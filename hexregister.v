==> flow/design.v <==
module hexregister(
			input clock,
			input reset,
			input enable,
			input [7:0] writeData,
			input [3:0] writeAddress,
			output [63:0] hex);
			reg [63:0] register;
			always @ (posedge clock) 
				if(reset)
						register <= 0;
				else if (enable)
				begin
					case(writeAddress)
						3'd0: register[7:0] <= writeData;
						3'd1:	register[15:8] <= writeData;
						3'd2: register[23:16] <= writeData;
						3'd3: register[31:24] <= writeData;
						3'd4: register[39:32] <= writeData;
						3'd5: register[47:40] <= writeData;
						3'd6: register[55:48] <= writeData;
						3'd7: register[63:56] <= writeData;
					endcase
				end
			assign hex = register;
endmodule
* Tool chain data of hexregister
What the tools print for hexregister, step after step. Line numbers count from 1 in the design file above. Library cell names are shortened. A cell with -- has no value.
Design: top module hexregister, clock clock, library sky130hd, library corner tt_025C_1v80

* After elaboration
Counts by Yosys on the flattened word-level netlist (proc, flatten, opt, wreduce; memories kept). Register bits leave out memories and registers merged into their read ports (data or address); mux counts leave out enables and synchronous resets folded into registers. Print and check cells are left out. Cells with the same type and inputs are merged into one.
Operators by class: equality and inequality tests 7, reduce/logical cells 9
Operators by type and width (count):
- 2-bit AND reduction | 8
- 4-bit by 3-bit equality test with 1-bit output (second input constant) | 4
- 4-bit by 2-bit equality test with 1-bit output (second input constant) | 2
- 4-bit by 1-bit equality test with 1-bit output (second input constant) | 1
- 4-bit logical NOT | 1
Storage and ports: bits in registers 64, bits of input ports 15, output and inout port bits 64, cells after elaboration 24

* Logic depth
Depth = most cells in a row (Yosys ltp): at word level without a register or memory, in the mapped netlist without a sequential cell, where the memories' decode and read muxes count.
Depth: depth in word-level cells 2, ABC_AREA 0, gate-level depth with buffers 5, gate-level depth less buffers 3

* After synthesis
Yosys stat after the flow's synthesis: flattened, memories mapped to cells. It holds for the ABC_AREA given above (unset counts as 0); a run with the other value may have another netlist.
Cells by type:
- dfxtp_1 | count 64, area in all 1.28E+03 µm²
- mux2i_1 | count 64, area in all 640.614 µm²
- nand2b_1 | count 72, area in all 450.432 µm²
- nand2_2 | count 5, area in all 31.28 µm²
- buf_1 | count 7, area in all 26.275 µm²
- clkbuf_1 | count 7, area in all 26.275 µm²
- buf_6 | count 2, area in all 22.522 µm²
- nand3_2 | count 2, area in all 20.019 µm²
- nor3b_4 | count 1, area in all 18.768 µm²
- nor2b_1 | count 2, area in all 12.512 µm²
- and2_4 | count 1, area in all 8.758 µm²
- and3b_1 | count 1, area in all 8.758 µm²
- and2_2 | count 1, area in all 7.507 µm²
- buf_2 | count 1, area in all 5.005 µm²
- nand2_1 | count 1, area in all 3.754 µm²
- nor2_1 | count 1, area in all 3.754 µm²
Synthesis totals: standard cells after synthesis 232, synthesis area 2567.5 µm², area of sequential cells 1281.2 µm², mapped flip-flops 64, buffers 17

* Worst setup path after synthesis
Source: OpenSTA report_checks on the synthesized netlist (no wires, ideal clock, input and output delay 20% of the period each), path of least setup slack; recovery checks are left aside. Register names are those of the netlist, which keeps one name where synthesis merged equal registers.
Timing path after synthesis: path kind input -> register, start point input writeAddress[3], end point register register[24], clock period 1.13 ns, input delay 0.226 ns, library setup time 0.129 ns, time at the first pin 0.226 ns, arrival time 0.910 ns, required time 1.001 ns, setup slack 0.091 ns, path delay 0.813 ns, driving pins on the path 3, buffers on the path 0, period reached after synthesis 1.039 ns
"path delay" = arrival - input delay + setup time. "driving pins on the path" counts driving pins, that of a launching flip-flop among them; a cell with two outputs on the path counts twice. "period reached after synthesis" = period - worst setup slack (recovery checks aside). The figure is calculated, with input and output delays left at 20% of the set period. The rows between start and end are the longest chain of elaborated cells between them; the timing report does not say that the signal goes this way. Where chains are equally long, one stands for them. A line is the first line of the expression or statement that the cell stems from. Yosys adds cells for indexed reads and writes and turns some case tables into memories.
Between the ends, after synthesis: cells stage by stage nor3b_4 > nand3_2 > mux2i_1, cells in the longest elaborated chain 2, elaborated cells on any way between the ends 2, RTL lines with such cells 1, classes of those cells eq/ne: 1; reduce/logical: 1
Ends and longest elaborated chain, after synthesis:
- start: declaration | line 6 | input [3:0] writeAddress,
- 4-bit by 2-bit equality test with 1-bit output | line 14 | case(writeAddress)
- 2-bit AND reduction
- end: assignment | line 11 | register <= 0;
- end: assignment | line 18 | 3'd3: register[31:24] <= writeData;
- end: declaration | line 8 | reg [63:0] register;

* Timing after layout
From the final timing report of flow run B: the path of least setup slack in the routed layout; clock arrival at registers is part of the times.
Timing path after layout: path kind register -> output, start point register register[29], end point output hex[29], clock period 1.05 ns, external output delay 0.21 ns, time at the first pin 0.32 ns, arrival time 0.80 ns, required time 0.84 ns, setup slack 0.04 ns, driving pins on the path 2, buffers on the path 1
Between the ends, after layout: cells stage by stage dfxtp_1 > buf_2, cells in the longest elaborated chain 0, elaborated cells on any way between the ends 0, RTL lines with such cells 0
Ends and longest elaborated chain, after layout:
- start: declaration | line 8 | reg [63:0] register;
- start: assignment | line 11 | register <= 0;
- start: assignment | line 18 | 3'd3: register[31:24] <= writeData;
- end: declaration | line 7 | output [63:0] hex);

Subject: flow runs of hexregister

Hi,

Stored flow runs of hexregister (2 of them; Yosys, OpenROAD, sky130hd). They differ in their settings and are not a sequence. Constraints: input delay and output delay 20% of the set period each, output load 0.01 pF.
"clock period achieved" is the run's clock period less its worst setup slack. It is reckoned from that one timing run; input and output delays stay at 20% of the period that was set.
By "time on the worst setup path" is meant the share of the clock period that the worst setup path is allowed (20% is reserved at inputs, 20% at outputs), minus its slack. Clock arrival times at its registers enter into it.
"power consumption" rests on the timing tool's default activity at the inputs, not on a simulated workload.

[flow run A] flow files
==> flow/run.sh <==
#!/bin/bash
# the make line also repeats the synthesis and layout settings of config.mk as NAME=value (left out here)
make -C /OpenROAD-flow-scripts/flow DESIGN_CONFIG=/design/flow/config.mk WORK_HOME=/design/flow/orfs CLKGATE_MAP_FILE= finish
==> flow/config.mk <==
export PLATFORM = sky130hd
export DESIGN_NAME = hexregister
export DESIGN_NICKNAME = hexregister
export VERILOG_FILES = /design/flow/design.v
export SDC_FILE = /design/flow/constraint.sdc
export NUM_CORES = 4
export LEC_CHECK = 0
export CAP_MARGIN = 20
export CELL_PAD_IN_SITES_DETAIL_PLACEMENT = 2
export CORE_MARGIN = 10
export CORE_UTILIZATION = 69
export GPL_TIMING_DRIVEN = 0
export MAX_ROUTING_LAYER = met4
export PLACE_DENSITY_LB_ADDON = 0.15
export SETUP_SLACK_MARGIN = -0.08
export SLEW_MARGIN = 20
export TNS_END_PERCENT = 35
==> flow/constraint.sdc <==
create_clock -name core_clock -period 1.13 [get_ports {clock}]
set_input_delay 0.2260 -clock core_clock [delete_from_list [all_inputs] [get_ports {clock}]]
set_output_delay 0.2260 -clock core_clock [all_outputs]
set_load 0.01 [all_outputs]

[flow run A] result: did not finish, placement stopped with FLW-0024

[flow run B] flow files
==> flow/run.sh <==
#!/bin/bash
# the make line also repeats the synthesis and layout settings of config.mk as NAME=value (left out here)
make -C /OpenROAD-flow-scripts/flow DESIGN_CONFIG=/design/flow/config.mk WORK_HOME=/design/flow/orfs CLKGATE_MAP_FILE= finish
==> flow/config.mk <==
export PLATFORM = sky130hd
export DESIGN_NAME = hexregister
export DESIGN_NICKNAME = hexregister
export VERILOG_FILES = /design/flow/design.v
export SDC_FILE = /design/flow/constraint.sdc
export NUM_CORES = 4
export LEC_CHECK = 0
export CAP_MARGIN = 20
export CELL_PAD_IN_SITES_GLOBAL_PLACEMENT = 1
export CORE_MARGIN = 2
export CORE_UTILIZATION = 21
export CTS_CLUSTER_SIZE = 65
export GPL_ROUTABILITY_DRIVEN = 0
export GPL_TIMING_DRIVEN = 1
export MAX_ROUTING_LAYER = met5
export PLACE_DENSITY_LB_ADDON = 0.27
export SLEW_MARGIN = 20
==> flow/constraint.sdc <==
create_clock -name core_clock -period 1.05 [get_ports {clock}]
set_input_delay 0.2100 -clock core_clock [delete_from_list [all_inputs] [get_ports {clock}]]
set_output_delay 0.2100 -clock core_clock [all_outputs]
set_load 0.01 [all_outputs]

[flow run B] result: clock period achieved 1.007 ns; worst-case hold slack 0.353 ns; final utilization 32.5%; power consumption 5.770 mW; std-cell area (final layout) 3890.0 µm²; cell area after synthesis 2567.5 µm²; time on the worst setup path 0.80 ns; kind of the worst setup path register -> output; smallest setup slack 0.043 ns; die area 13126.3 µm²; summed negative setup slack 0.000 ns

Regards
